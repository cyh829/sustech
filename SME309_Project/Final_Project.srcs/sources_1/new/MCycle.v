==> flow/design.v <==
module MCycle
  #(parameter width = 32)  
   (
     input CLK,    
     input RESET,  
     input Start,  
     input MCycleOp,  
     input [width-1:0] Operand1,  
     input [width-1:0] Operand2,  
     output [width-1:0] Result,   
     output reg Busy=0  
   );
  localparam IDLE = 1'b0;
  localparam COMPUTING = 1'b1;
  reg state=0, n_state=0; 
  reg done;
  always @(posedge CLK or posedge RESET)
  begin
    if(RESET)
      state <= IDLE;
    else
      state <= n_state;
  end
  always @(*)
  begin
    case(state)
      IDLE:
      begin
        if(Start)
        begin
          n_state = COMPUTING;
          Busy = 1'b1;
        end
        else
        begin
          n_state = IDLE;
          Busy = 1'b0;
        end
      end
      COMPUTING:
      begin
        if(~done)
        begin
          n_state = COMPUTING ;
          Busy = 1'b1 ;
        end
        else
        begin
          n_state = IDLE;
          Busy = 1'b0;
        end
      end
    endcase
  end
  reg [5:0] count = 0 ;  
  reg [2*width-1:0] temp_sum = 0 ;
  reg [width-1:0] subres=0;
  reg sign_extend;
  reg [width-1:0]Operand_reg;
  reg [width-1:0] shifted_op2 = 0 ;
  always @(*) begin
    {sign_extend,subres} = temp_sum[63:32] - Operand2;
  end
  always@(posedge CLK or posedge RESET)
  begin: COMPUTING_PROCESS  
    if( RESET )
    begin
      count <= 0 ;
      temp_sum <= 0;
      Operand_reg <= 0;
      done <= 0;
    end
    else if(state == IDLE)
    begin
      if(n_state == COMPUTING)
      begin
        count <= 0 ;
        temp_sum <= { {width{1'b0}}, Operand1 } ;
        done <= 0;
        Operand_reg <= Operand2;
      end
    end
    else if(n_state == COMPUTING)
    begin
      if( ~MCycleOp ) 
      begin  
        if(count == width-1)
        begin  
          done <= 1'b1 ;
          count <= 0;
        end
        else
        begin
          done <= 1'b0;
          count <= count + 1;
        end
        if(temp_sum[0])begin
          temp_sum <= {1'b0,(Operand_reg + temp_sum[63:32]),temp_sum[31:1]};
        end
        else begin
          temp_sum <= {1'b0,temp_sum[2*width-1 : 1]};
        end
      end
      else
      begin  
             if(count == width) 
             begin  
               done <= 1'b1 ;
               count <= 0;
             end
             else
             begin
               done <= 1'b0;
               count <= count + 1;
             end
            if (sign_extend) begin
              temp_sum <= {temp_sum[62:0],1'b0}; 
            end
            else begin
              temp_sum <= {subres[30:0],temp_sum[31:0],1'b1};
            end
       end
    end
  end
  assign Result = temp_sum[width-1:0];
endmodule
* Reports on MCycle
Tool output for the design above, in the order of the flow. Lines are those of the file above, counted from 1. Library cell names are shortened. A cell with - has no value.
Inputs: top module MCycle, clock input CLK, cell library sky130hd, library corner tt_025C_1v80

* Word-level counts
Counts by Yosys on the flattened word-level netlist (proc, flatten, opt, wreduce; memories kept). Register bits leave out memories and registers merged into their read ports (data or address). Print and check cells are left out. Cells with the same type and inputs are merged into one.
Storage and ports: register bits 104, input port bits 68, output and inout bits 33, word-level cells 33
Cells by class: add/sub/neg operators 3, equal/unequal tests 2, multiplexer cells 21, bitwise operators 1, reduce/logical cells 1
Operators with widths (count):
- 64-bit 2-to-1 mux | 5
- 63-bit 2-to-1 mux | 1
- 6-bit 2-to-1 mux | 6
- 32-bit by 32-bit subtractor with 33-bit output | 1
- 32-bit adder | 1
- 1-bit 2-to-1 mux | 8
- 6-bit by 1-bit adder with 6-bit output (second input constant) | 1
- 6-bit by 5-bit equality test with 1-bit output (second input constant) | 1
- 6-bit equality test (second input constant) | 1
- 2-bit AND reduction | 1
- 1-bit parallel mux with 2-bit select | 1
- 1-bit NOT | 1

* Depth
Yosys ltp: most cells in a row. Word level: on the elaborated netlist, between registers, memories and ports. Mapped: between sequential cells and ports; inverters and the memories' decode and read muxes count.
Depth: depth after elaboration 5, ABC_AREA 1, mapped depth 18, mapped depth without buffers 17

* Mapped cells and area
Yosys stat after the flow's synthesis: flattened, memories mapped to cells. It holds for the ABC_AREA given above (unset counts as 0); a run with the other value may have another netlist.
Cell types:
- dfrtp_1 | count 104, total area 2.6E+03 sq um
- nand2_1 | count 632, total area 2.37E+03 sq um
- inv_1 | count 304, total area 1.14E+03 sq um
- ha_1 | count 65, total area 813.28 sq um
- nand3_1 | count 158, total area 790.758 sq um
- nor2_1 | count 141, total area 529.258 sq um
- o21ai_0 | count 105, total area 525.504 sq um
- a21oi_1 | count 102, total area 510.49 sq um
- buf_4 | count 33, total area 247.738 sq um
- clkbuf_1 | count 39, total area 146.39 sq um
- nand4_1 | count 16, total area 100.096 sq um
- xor2_1 | count 11, total area 96.342 sq um
- xnor2_1 | count 7, total area 61.309 sq um
- nor3_1 | count 12, total area 60.058 sq um
- o221ai_1 | count 5, total area 43.792 sq um
- fa_1 | count 2, total area 40.038 sq um
- nand3b_1 | count 5, total area 37.536 sq um
- o211ai_1 | count 5, total area 37.536 sq um
Other cell types: 28; their cells: 63.
Synthesis totals: cells in the netlist 1809, cell area after synthesis 10600.2 sq um, area of sequential cells 2602.5 sq um, mapped flip-flops 104, buffers 82

* Path before layout
Path of least setup slack by OpenSTA after synthesis, without wires, with an ideal clock, recovery checks aside; 20% of the period is set as input and as output delay. Where synthesis merged equal registers, the netlist keeps one of their names.
Path post-synthesis: kind input -> register, start in Operand2[0], end reg temp_sum[46], period 4.13 ns, input delay 0.826 ns, library setup time 0.118 ns, time at the first pin 0.826 ns, arrival time 2.527 ns, setup slack 1.485 ns, delay of the path 1.819 ns, driving pins on the path 17, path buffers 1, synthesis period reached 2.645 ns
"delay of the path" is the arrival time less input delay plus setup time. "driving pins on the path": output pins that drive a net of the path, with the launching flip-flop's if there is one; two outputs of one cell count as two. "synthesis period reached" = period - worst setup slack (recovery checks aside). The figure is calculated, with input and output delays left at 20% of the set period. The rows between start and end are the longest chain of elaborated cells between them; the timing report does not say that the signal goes this way. Where chains are equally long, one stands for them. Each line given opens the expression or statement behind the cell; cells for indexed reads and writes are added by Yosys, which also makes memories of some case tables. At most two assigning lines are given for a register; there are more.
Between the ends, post-synthesis: cells stage by stage ha_1 -> fa_1 -> inv_1 -> nand2_1 -> nand2_1 -> nand3_1 -> nand2_1 -> nand2_1 -> nand2_2 -> nand2_4 -> nand2_8 -> inv_4 -> buf_6 -> nand2_1 -> nand3_1 -> nand3_1 -> nand2_1, length of the longest elaborated chain 5, elaborated cells on any way between the ends 5, RTL lines with such cells 5
RTL lines, path post-synthesis:
- start: declaration | line 9 | input [width-1:0] Operand2,
- 32-bit by 32-bit subtractor with 33-bit output | line 62 | {sign_extend,subres} = temp_sum[63:32] - Operand2;
- 64-bit 2-to-1 mux | line 116 | if (sign_extend) begin
- 64-bit 2-to-1 mux | line 85 | if( ~MCycleOp )
- 64-bit 2-to-1 mux | line 83 | else if(n_state == COMPUTING)
- 64-bit 2-to-1 mux | line 73 | else if(state == IDLE)
- end: assignment | line 78 | temp_sum <= { {width{1'b0}}, Operand1 } ;
- end: assignment | line 98 | temp_sum <= {1'b0,(Operand_reg + temp_sum[63:32]),temp_sum[31:1]};
- end: declaration | line 56 | reg [2*width-1:0] temp_sum = 0 ;

* Worst path after layout
From the final timing report of job 1: the path of least setup slack in the routed layout; clock arrival at registers is part of the times.
Path post-layout: kind register -> output, start reg state, end out Busy, period 4.78 ns, time at the first pin 0.36 ns, arrival time 2.63 ns, setup slack 1.20 ns, driving pins on the path 8, path buffers 3
The rows between start and end are the longest chain of elaborated cells between them; the timing report does not say that the signal goes this way. Where chains are equally long, one stands for them.
Between the ends, post-layout: cells stage by stage dfrtp_1 -> buf_2 -> inv_2 -> nor2_2 -> inv_2 -> nand2_1 -> clkbuf_2 -> clkdlybuf4s50_1, length of the longest elaborated chain 2, elaborated cells on any way between the ends 2
RTL lines, path post-layout:
- start: declaration | line 15 | reg state=0, n_state=0;
- start: assignment | line 20 | state <= IDLE;
- start: assignment | line 22 | state <= n_state;
- 1-bit NOT | line 26 | case(state)
- 1-bit parallel mux with 2-bit select | line 26
- end: declaration | line 11 | output reg Busy=0

Hand-over note for MCycle

Stored flow runs of MCycle (2 of them; Yosys, OpenROAD, sky130hd). They differ in their settings and are not a sequence. Constraints: input delay and output delay 20% of the set period each, output load 0.01 pF.
"period achieved" is the run's clock period less its worst setup slack. It is reckoned from that one timing run; input and output delays stay at 20% of the period that was set.
By "time on the worst setup path" is meant the share of the clock period that the worst setup path is allowed (20% is reserved at inputs, 20% at outputs), minus its slack. Clock arrival times at its registers enter into it.
"total power of the final layout": no workload was simulated; the value follows from the tool's default switching activity.

[job 1] flow files
==> flow/run.sh <==
#!/bin/bash
# the make line also repeats the synthesis and layout settings of config.mk as NAME=value (left out here)
make -C /OpenROAD-flow-scripts/flow DESIGN_CONFIG=/design/flow/config.mk WORK_HOME=/design/flow/orfs CLKGATE_MAP_FILE= finish
==> flow/config.mk <==
export PLATFORM = sky130hd
export DESIGN_NAME = MCycle
export DESIGN_NICKNAME = MCycle
export VERILOG_FILES = /design/flow/design.v
export SDC_FILE = /design/flow/constraint.sdc
export NUM_CORES = 4
export LEC_CHECK = 0
export ABC_AREA = 1
export CAP_MARGIN = 20
export CORE_ASPECT_RATIO = 1.44
export CORE_MARGIN = 7
export CORE_UTILIZATION = 29
export CTS_CLUSTER_DIAMETER = 46
export CTS_CLUSTER_SIZE = 40
export GPL_ROUTABILITY_DRIVEN = 0
export GPL_TIMING_DRIVEN = 0
export SETUP_SLACK_MARGIN = 0.96
export SLEW_MARGIN = 20
export TNS_END_PERCENT = 80
==> flow/constraint.sdc <==
create_clock -name core_clock -period 4.78 [get_ports {CLK}]
set_input_delay 0.9560 -clock core_clock [delete_from_list [all_inputs] [get_ports {CLK}]]
set_output_delay 0.9560 -clock core_clock [all_outputs]
set_load 0.01 [all_outputs]

[job 1] result: time on the worst setup path 2.63 ns; worst setup path kind register -> output; area of the die 42190.4 sq um; worst setup slack after layout 1.195 ns; standard-cell area of the final layout 12512.0 sq um; smallest hold slack 0.498 ns; summed negative setup slack 0.000 ns; period achieved 3.585 ns; utilization 34.9%; total power of the final layout 9342 µW; chip area in the Yosys report 10600.2 sq um

[job 2] flow files
==> flow/run.sh <==
#!/bin/bash
# the make line also repeats the synthesis and layout settings of config.mk as NAME=value (left out here)
make -C /OpenROAD-flow-scripts/flow DESIGN_CONFIG=/design/flow/config.mk WORK_HOME=/design/flow/orfs CLKGATE_MAP_FILE= finish
==> flow/config.mk <==
export PLATFORM = sky130hd
export DESIGN_NAME = MCycle
export DESIGN_NICKNAME = MCycle
export VERILOG_FILES = /design/flow/design.v
export SDC_FILE = /design/flow/constraint.sdc
export NUM_CORES = 4
export LEC_CHECK = 0
export CAP_MARGIN = 20
export CELL_PAD_IN_SITES_GLOBAL_PLACEMENT = 2
export CORE_ASPECT_RATIO = 0.94
export CORE_MARGIN = 3
export CORE_UTILIZATION = 21
export CTS_CLUSTER_SIZE = 53
export PLACE_DENSITY = 0.84
export SETUP_SLACK_MARGIN = 0.25
export SLEW_MARGIN = 25
==> flow/constraint.sdc <==
create_clock -name core_clock -period 5.45 [get_ports {CLK}]
set_input_delay 1.0900 -clock core_clock [delete_from_list [all_inputs] [get_ports {CLK}]]
set_output_delay 1.0900 -clock core_clock [all_outputs]
set_load 0.01 [all_outputs]

[job 2] result: time on the worst setup path 3.38 ns; worst setup path kind input -> register; area of the die 44881.2 sq um; worst setup slack after layout 0.983 ns; standard-cell area of the final layout 10535.1 sq um; smallest hold slack 0.489 ns; summed negative setup slack 0.000 ns; period achieved 4.467 ns; utilization 25.4%; total power of the final layout 6462 µW; chip area in the Yosys report 8898.5 sq um

End of note.
