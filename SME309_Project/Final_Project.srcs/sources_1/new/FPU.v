==> flow/design.v <==
`timescale 1ns / 1ps
module FPU(
    input CLK,
    input Reset,
    input [31:0]NumA,
    input [31:0]NumB,
    input StartF, 
    input FPUOp,
    output [31:0] Result,
    output Fneedstall
    );
    reg[31:0]R_Result;
    wire [31:0] add_result,mul_result;
    wire underflow,overflow;
    wire valid;
assign Result = R_Result;
assign Fneedstall = R_Fneedstall && StartF; 
reg R_Fneedstall=0;
always @(posedge CLK or posedge Reset ) begin
    if (Reset) begin
        R_Result <= 0;
    end
    else begin
        if (FPUOp) begin 
            R_Result <= mul_result;
            R_Fneedstall <= 0;
        end
        else begin 
            if (valid) begin
                R_Result <= add_result;
                R_Fneedstall <= 0;
            end
            else begin 
                R_Fneedstall <= 1;
            end
        end
    end
end
wire[31:0]operand_1,operand_2,Sum,input_a,input_b,product;
wire clk;
assign operand_1 = NumA;
assign operand_2 = NumB;
assign input_a = NumA;
assign input_b = NumB;
assign clk = CLK;
assign add_result = Sum;
assign mul_result = product;
adder adder1(.operand_1(operand_1),.operand_2(operand_2),.clk(clk),.StartF(StartF),.Sum(Sum),.valid(valid));
multiplier multiplier1(.input_a(input_a), .input_b(input_b), .product(product), .underflow(underflow), .overflow(overflow));
endmodule
module adder(operand_1,operand_2,clk,StartF,Sum,valid);
input [31:0] operand_1;
input [31:0] operand_2;
input [0:0] clk;
input StartF;
output [31:0] Sum;
output reg valid=0;
reg [31:0] sum=0;
wire reset;
reg [7:0] exponent_1, exponent_2;
reg [23:0] mantissa_1, mantissa_2;
reg [7:0] new_exponent;
wire [7:0] exponent_final;
wire [23:0] mantissa_final;
reg [24:0] mantissa_sum;
reg [23:0] shifted_mantissa_1,shifted_mantissa_2;
wire [23:0] cas_shifted_mantissa_1,cas_shifted_mantissa_2;
wire [24:0] add_mantissa_sum;
reg [7:0] tmp_new_exponent;
wire [7:0] add_new_exponent;
wire [7:0] cas_new_exponent;
wire overflow;
assign overflow = (exponent_1[7]&&exponent_2[7])& ~ exponent_final[7];
assign underflow = (~exponent_1[7] & ~exponent_2[7] & exponent_final[7]); 
wire[7:0]error_check_exponent;
assign error_check_exponent = underflow ? (overflow ? exponent_final : 8'b0) : (overflow ? 8'b11111111 : exponent_final);
reg busy_1=0;
reg busy_2=0;
reg busy_3=0;
reg [31:0]operand_1_s,operand_2_s;
reg [31:0]sum_s = 0;
always @(posedge clk ) begin
    if (StartF) begin
        operand_1_s <= operand_1;
        operand_2_s <= operand_2;
        sum_s <= sum;
    if ((operand_1!=operand_1_s)||(operand_2!=operand_2_s)) begin
        valid<=0;
    end
    if (sum!=sum_s) begin
        valid<=1;
    end
    end
end
compandshift cas(mantissa_1,mantissa_2,exponent_1,exponent_2,clk,reset,cas_shifted_mantissa_1,cas_shifted_mantissa_2,cas_new_exponent,done_1);
addition add(shifted_mantissa_1,shifted_mantissa_2,tmp_new_exponent,clk,reset,add_mantissa_sum,add_new_exponent,done_2); 
normalisation normalise(mantissa_sum,new_exponent,clk,reset,mantissa_final,exponent_final,done_3);
always @(posedge clk)
begin
    if (StartF) begin
        if(busy_1==0)
        begin
            exponent_1<=operand_1[30:23];
            exponent_2<=operand_2[30:23];
            mantissa_1<={1'b1,operand_1[22:0]};
            mantissa_2<={1'b1,operand_2[22:0]};
            busy_1<=1;    
        end
        else if (done_1==1 && busy_2==0)
        begin
            shifted_mantissa_1<=cas_shifted_mantissa_1;
            shifted_mantissa_2<=cas_shifted_mantissa_2;
            tmp_new_exponent<=cas_new_exponent;
            busy_1<=0;
            busy_2<=1;
        end
        else if(done_2==1 && busy_3==0)
        begin
            mantissa_sum <= add_mantissa_sum;
            new_exponent <= add_new_exponent;
            busy_2<=0;
            busy_3<=1;
        end
        else if(done_3==1)
        begin
            sum<={operand_1[31],exponent_final,mantissa_final[22:0]};
            busy_3<=0;
        end
    end
end
assign Sum = {operand_1[31],error_check_exponent,mantissa_final[22:0]} ; 
endmodule
module compandshift(cas_mantissa_1,cas_mantissa_2,cas_exponent_1,cas_exponent_2,clk,reset,cas_shifted_mantissa_1,cas_shifted_mantissa_2,cas_new_exponent,done_1);
input [23:0] cas_mantissa_1, cas_mantissa_2;
input [7:0] cas_exponent_1, cas_exponent_2;
input clk,reset;
output reg [23:0] cas_shifted_mantissa_1,cas_shifted_mantissa_2;
output reg [7:0] cas_new_exponent;
output reg done_1=0;
reg [7:0] diff; 
always @(posedge clk)
begin
    if(cas_exponent_1 == cas_exponent_2)
    begin
        cas_shifted_mantissa_1<=cas_mantissa_1;
        cas_shifted_mantissa_2<=cas_mantissa_2;
        cas_new_exponent<=cas_exponent_1+1'b1;
        done_1<=1;
    end
    else if(cas_exponent_1>cas_exponent_2)
    begin
        diff=cas_exponent_1-cas_exponent_2;
        cas_shifted_mantissa_1<=cas_mantissa_1;
        cas_shifted_mantissa_2<=(cas_mantissa_2>>diff);
        cas_new_exponent<=cas_exponent_1+1'b1;
        done_1<=1;
    end
    else if(cas_exponent_2>cas_exponent_1)
    begin
        diff=cas_exponent_2-cas_exponent_1;
        cas_shifted_mantissa_2<=cas_mantissa_2;
        cas_shifted_mantissa_1<=(cas_mantissa_1>>diff);
        cas_new_exponent<=cas_exponent_2+1'b1;
        done_1<=1;
    end
end
endmodule
module addition(shifted_mantissa_1,shifted_mantissa_2,tmp_new_exponent,clk,reset,mantissa_sum,add_new_exponent,done_2);
input [23:0] shifted_mantissa_1;
input [23:0] shifted_mantissa_2;
input [7:0] tmp_new_exponent;
input clk,reset;
output reg [24:0] mantissa_sum;
output reg done_2=0;
output reg [7:0] add_new_exponent;
always @(posedge clk)
begin
    mantissa_sum<=shifted_mantissa_1+shifted_mantissa_2;
    add_new_exponent<=tmp_new_exponent;
    if(mantissa_sum==(shifted_mantissa_1+shifted_mantissa_2))
    begin
        done_2<=1;
    end
end 
endmodule
module normalisation(mantissa_sum,new_exponent,clk,reset,mantissa_final,exponent_final,done_3);
input [24:0] mantissa_sum;
input [7:0] new_exponent;
input clk,reset;
output reg [23:0] mantissa_final;
output reg [7:0] exponent_final;
output reg done_3=0;
reg rst=0;
always @(posedge clk)
begin
    if(rst==0)
    begin
        mantissa_final<=mantissa_sum[24:1];
        exponent_final<=new_exponent;
        if(mantissa_final==mantissa_sum[24:1])
        begin
            rst<=1;
        end
    end
    else begin
        repeat(24) begin
            if(mantissa_final[23]==0)
            begin
                mantissa_final<=(mantissa_final<<1'b1);
                exponent_final<=exponent_final-1'b1;
            end
            else begin
                done_3<=1;
                rst<=0;
            end
        end
    end
end
endmodule
module multiplier(input_a, input_b, product, underflow, overflow);
  input[31:0] input_a, input_b;
  output underflow, overflow;
  output[31:0] product;
  wire[7:0] exponent_a, exponent_b, exponent_sum, final_exponent, error_check_exponent;
  wire sign_a, sign_b, sign_final, zero_a, zero_b;
  wire[23:0] mantissa_a, mantissa_b; 
  wire[22:0] final_mantissa;
  wire[47:0] mantissa_prod;
  wire[8:0] judge;
  wire toobig;
  assign judge = exponent_a+exponent_b-8'd127;
  assign toobig = (judge>8'd255)?1:0;
  assign zero_a = ~(|input_a);
  assign zero_b = ~(|input_b);
  assign mantissa_a[23] = 1'b1;
  assign mantissa_b[23] = 1'b1;
  assign {sign_a, exponent_a, mantissa_a[22:0]} = input_a;
  assign {sign_b, exponent_b, mantissa_b[22:0]} = input_b;
  assign sign_final = sign_a ^ sign_b;
  assign mantissa_prod = (mantissa_a * mantissa_b) + 1'b1;
  assign exponent_sum = exponent_a + exponent_b - 8'd127;
  assign final_mantissa = mantissa_prod[47] ? mantissa_prod[47:24] : mantissa_prod[46:23] + 1'b1;
  assign final_exponent = mantissa_prod[47] ? exponent_sum + 1 : exponent_sum;
  assign overflow = ((exponent_a[7] & exponent_b[7]) & ~final_exponent[7])||toobig;
  assign underflow = (~exponent_b[7] & ~exponent_a[7] & final_exponent[7]);
  assign error_check_exponent = underflow ? (overflow ? final_exponent : 8'b0) : (overflow ? 8'b11111111 : final_exponent);
  assign product = (zero_a | zero_b) ? 32'b0 : {sign_final, error_check_exponent, final_mantissa};
endmodule 
---- Step by step through the tools: FPU ----
The steps from the RTL of FPU to its reports follow in flow order.
Lines are those of the file above, counted from 1.
Operators carry their Yosys type and port widths (W data, S select, Z words).
Cell names lack the library's common part.
Not given: --
design
  top ..................................... FPU
  clock ................................... CLK
  cell library ............................ sky130hd
  corner .................................. tt_025C_1v80

---- After elaboration ----
Yosys after proc, flatten, opt, wreduce and memory -nomap, before mapping. Memory bits, and registers merged into a memory's read port (data or address), are not among the register bits. Print and check cells are not counted.
word-level totals
  bits in registers ....................... 441
  input bits .............................. 68
  cells after elaboration ................. 136
cells by class
  $add $sub $neg .......................... 13
  multipliers ............................. 1
  magnitude comparators ................... 3
  equal/unequal tests ..................... 7
  shifts and indexed selects .............. 2
  multiplexer cells ....................... 33
  bitwise operators ....................... 22
  reductions and logical operators ........ 22
operator list
  kind                     count
  $mul A24 B24 Y48         1
  $mux W24                 5
  $ne A32 B32 Y1           3
  $mux W8                  12
  $mux W32                 3
  $mux W23                 4
  $reduce_or A32 Y1        2
  $shr A24 B8 Y24          2
  $add A48 B1 Y48 const B  1
  $add A24 B24 Y25         1
  $eq A25 B25 Y1           1
  $eq A24 B24 Y1           1
  $add A8 B1 Y8 const B    3
  $add A23 B1 Y23 const B  1
  $sub A8 B8 Y8            2
  $gt A8 B8 Y1             2
  $not A1 Y1               13
  $add A8 B8 Y9            1
  $sub A9 B7 Y9 const B    1
  $gt A9 B8 Y1 const B     1
  $mux W1                  9
  $reduce_bool A2 Y1       4
  $reduce_and A4 Y1        2
  $sub A8 B1 Y8 const B    1
  $sub A8 B7 Y8 const B    1
  $add A8 B8 Y8            1
  $eq A8 B8 Y1             1
  $and A1 B1 Y1            7
Not listed: further kinds 10, cells in them 17.

---- Logic depth ----
Longest topological path by Yosys (ltp), each cell counted once; first at word level (registers and memories cut), then after technology mapping (sequential cells cut; the memories' decode and read muxes count).
depth
  depth in word-level cells ............... 11
  ABC_AREA ................................ 0
  gate-level depth with buffers ........... 29

---- Synthesis result ----
Source: synth_stat.txt of the flow (Yosys; design flattened, memories mapped). It holds for the ABC_AREA given above (unset counts as 0); a run with the other value may have another netlist.
cells by type
  cell type  count  total area (um2)
  edfxtp_1   372    1.12E+04
  fa_1       485    9.71E+03
  ha_1       237    2.97E+03
  inv_1      669    2.51E+03
  nand2_1    420    1.58E+03
  and2_1     246    1.54E+03
  xnor2_1    141    1.23E+03
  dfrtp_1    32     800.768
  dfxtp_1    36     720.691
  xor2_1     81     709.43
  nor2_1     163    611.837
  mux2i_1    59     590.566
  clkbuf_1   153    574.301
  a21oi_1    112    560.538
  mux4_2     22     495.475
  o21ai_0    87     435.418
  nand4_1    58     362.848
  nand3_1    58     290.278
Not listed: further types 88, cells in them 536.
mapped netlist
  cell count .............................. 3967
  chip area (Yosys) ....................... 40961.8 um2
  area of sequential cells ................ 12692.2 um2
  mapped flip-flops ....................... 440
  buffer cells ............................ 180
By module: a second synthesis without flattening, with its own total; a netlist apart from the flattened one above.
unflattened totals
  cells (unflattened synthesis) ........... 3971
  area total of the unflattened synthesis .. 41357.2 um2
Each row is one instance without its submodules.
modules
  module         times used  cells  area (um2)
  multiplier     1           2445   20868.8
  adder          1           454    9741.8
  compandshift   1           479    4922.2
  addition       1           271    2462.4
  normalisation  1           179    1811.7
  FPU            1           143    1550.2

---- Worst setup path after synthesis ----
Source: OpenSTA report_checks on the synthesized netlist (no wires, ideal clock, input and output delay 20% of the period each), path of least setup slack; recovery checks are left aside. Register names are those of the netlist, which keeps one name where synthesis merged equal registers.
path post-synthesis
  path type ............................... input to register
  start point ............................. input port NumB[3]
  end point ............................... register R_Result[20]
  period .................................. 10.7 ns
  input delay ............................. 2.140 ns
  library setup time ...................... 0.069 ns
  data arrival time ....................... 9.184 ns
  required time ........................... 10.631 ns
  path slack .............................. 1.447 ns
  path delay .............................. 7.113 ns
  driving pins on the path ................ 26
  path buffers ............................ 2
  synthesis period reached ................ 9.253 ns
"path delay" is the arrival time less input delay plus setup time.
"driving pins on the path" counts driving pins, that of a launching flip-flop among them; a cell with two outputs on the path counts twice.
"synthesis period reached" = period - worst setup slack (recovery checks aside). The figure is calculated, with input and output delays left at 20% of the set period.
Between the ends stands the longest chain of elaborated cells between them, by number of cells; it is not shown to be the way that was timed. Of several equally long chains one is given.
A line is the first line of the expression or statement that the cell stems from. Yosys adds cells for indexed reads and writes and turns some case tables into memories.
At most two assigning lines are given for a register; there are more.
on the way, post-synthesis
  cell sequence ........................... clkbuf_1 clkbuf_1 nand2_1 fa_1 inv_1 fa_1 inv_1 fa_1 fa_1 inv_1 fa_1 fa_1 inv_1 fa_1 inv_1 ha_1 a21oi_1 o21bai_1 a221oi_1 o211ai_1 a221o_1 a211oi_1 and2_1 nand4_2 or4_1 nand3_1
  cells in the longest elaborated chain ... 6
RTL lines, path post-synthesis
  what                line  source
  start: declaration  6     input [31:0]NumB,
  $mul A24 B24 Y48    240   assign mantissa_prod = (mantissa_a * mantissa_b) + 1'b1;
  $add A48 B1 Y48     240
  $add A23 B1 Y23     242   assign final_mantissa = mantissa_prod[47] ? mantissa_prod[47:24] : mantissa_prod[46:23] + 1'b1;
  $mux W23            242
  $mux W32            247
  $mux W32            24    if (FPUOp) begin
  end: assignment     25    R_Result <= mul_result;
  end: assignment     30    R_Result <= add_result;
  end: declaration    12    reg[31:0]R_Result;

---- Path in the finished layout ----
From the final timing report of entry A: the path of least setup slack in the routed layout; clock arrival at registers is part of the times.
path after layout
  path type ............................... input to register
  start point ............................. input port NumB[7]
  end point ............................... register R_Result[20]
  period .................................. 7.39 ns
  input delay ............................. 1.48 ns
  library setup time ...................... 0.06 ns
  data arrival time ....................... 8.69 ns
  required time ........................... 7.96 ns
  path slack .............................. -0.74 ns
  driving pins on the path ................ 28
  path buffers ............................ 5
Between the ends stands the longest chain of elaborated cells between them, by number of cells; it is not shown to be the way that was timed. Of several equally long chains one is given.
At most two assigning lines are given for a register; there are more.
on the way, after layout
  cell sequence ........................... buf_2 buf_12 buf_12 and2_4 fa_1 fa_1 inv_1 fa_1 fa_2 inv_2 fa_2 fa_1 inv_2 fa_2 inv_2 ha_4 a21oi_4 o31ai_4 buf_4 o211ai_1 o2111ai_2 a211o_1 or3b_4 nor4_4 buf_6 nand4_4 or4_4 nand3_2
  cells in the longest elaborated chain ... 6
RTL lines, path after layout
  what                line  source
  start: declaration  6     input [31:0]NumB,
  $mul A24 B24 Y48    240   assign mantissa_prod = (mantissa_a * mantissa_b) + 1'b1;
  $add A48 B1 Y48     240
  $add A23 B1 Y23     242   assign final_mantissa = mantissa_prod[47] ? mantissa_prod[47:24] : mantissa_prod[46:23] + 1'b1;
  $mux W23            242
  $mux W32            247
  $mux W32            24    if (FPUOp) begin
  end: assignment     25    R_Result <= mul_result;
  end: assignment     30    R_Result <= add_result;
  end: declaration    12    reg[31:0]R_Result;

Memo
Re: implementation data of FPU

FPU through Yosys and OpenROAD on sky130hd: 2 stored runs, unordered, with their settings and measured results. The constraints put input and output delay at 20% of the set period each and load the outputs with 0.01 pF.
By "worst setup path time (ns)" is meant the share of the clock period that the worst setup path is allowed (20% is reserved at inputs, 20% at outputs), minus its slack. Clock arrival times at its registers enter into it.

Flow files of entry A
==> flow/run.sh <==
#!/bin/bash
# the make line also repeats the synthesis and layout settings of config.mk as NAME=value (left out here)
make -C /OpenROAD-flow-scripts/flow DESIGN_CONFIG=/design/flow/config.mk WORK_HOME=/design/flow/orfs CLKGATE_MAP_FILE= finish
==> flow/config.mk <==
export PLATFORM = sky130hd
export DESIGN_NAME = FPU
export DESIGN_NICKNAME = FPU
export VERILOG_FILES = /design/flow/design.v
export SDC_FILE = /design/flow/constraint.sdc
export NUM_CORES = 4
export LEC_CHECK = 0
export ABC_AREA = 0
export CAP_MARGIN = 20
export CELL_PAD_IN_SITES_DETAIL_PLACEMENT = 0
export CELL_PAD_IN_SITES_GLOBAL_PLACEMENT = 2
export CORE_MARGIN = 3
export CORE_UTILIZATION = 16
export CTS_CLUSTER_SIZE = 11
export GPL_ROUTABILITY_DRIVEN = 1
export MAX_ROUTING_LAYER = met4
export PLACE_DENSITY_LB_ADDON = 0.21
export SLEW_MARGIN = 20
==> flow/constraint.sdc <==
create_clock -name core_clock -period 7.39 [get_ports {CLK}]
set_input_delay 1.4780 -clock core_clock [delete_from_list [all_inputs] [get_ports {CLK}]]
set_output_delay 1.4780 -clock core_clock [all_outputs]
set_load 0.01 [all_outputs]

report of entry A
yosys chip area after synthesis (um^2): 40961.8
finish__design__die__area: 262118.0
finish__design__instance__area__stdcell: 55976.2
finish__timing__setup__ws: -0.736
finish__timing__setup__tns: -16.852
worst setup path time (ns): 6.65
worst setup path kind: input to register

Flow files of entry B
==> flow/run.sh <==
#!/bin/bash
# the make line also repeats the synthesis and layout settings of config.mk as NAME=value (left out here)
make -C /OpenROAD-flow-scripts/flow DESIGN_CONFIG=/design/flow/config.mk WORK_HOME=/design/flow/orfs CLKGATE_MAP_FILE= finish
==> flow/config.mk <==
export PLATFORM = sky130hd
export DESIGN_NAME = FPU
export DESIGN_NICKNAME = FPU
export VERILOG_FILES = /design/flow/design.v
export SDC_FILE = /design/flow/constraint.sdc
export NUM_CORES = 4
export LEC_CHECK = 0
export ABC_AREA = 1
export CAP_MARGIN = 20
export CELL_PAD_IN_SITES_GLOBAL_PLACEMENT = 2
export CORE_MARGIN = 2
export CORE_UTILIZATION = 57
export CTS_CLUSTER_DIAMETER = 298
export CTS_CLUSTER_SIZE = 99
export GPL_ROUTABILITY_DRIVEN = 0
export GPL_TIMING_DRIVEN = 0
export MIN_ROUTING_LAYER = met1
export PLACE_DENSITY = 0.94
export SETUP_SLACK_MARGIN = 3.39
export SLEW_MARGIN = 15
==> flow/constraint.sdc <==
create_clock -name core_clock -period 13.1 [get_ports {CLK}]
set_input_delay 2.6200 -clock core_clock [delete_from_list [all_inputs] [get_ports {CLK}]]
set_output_delay 2.6200 -clock core_clock [all_outputs]
set_load 0.01 [all_outputs]

report of entry B: did not finish, place, GPL-0301
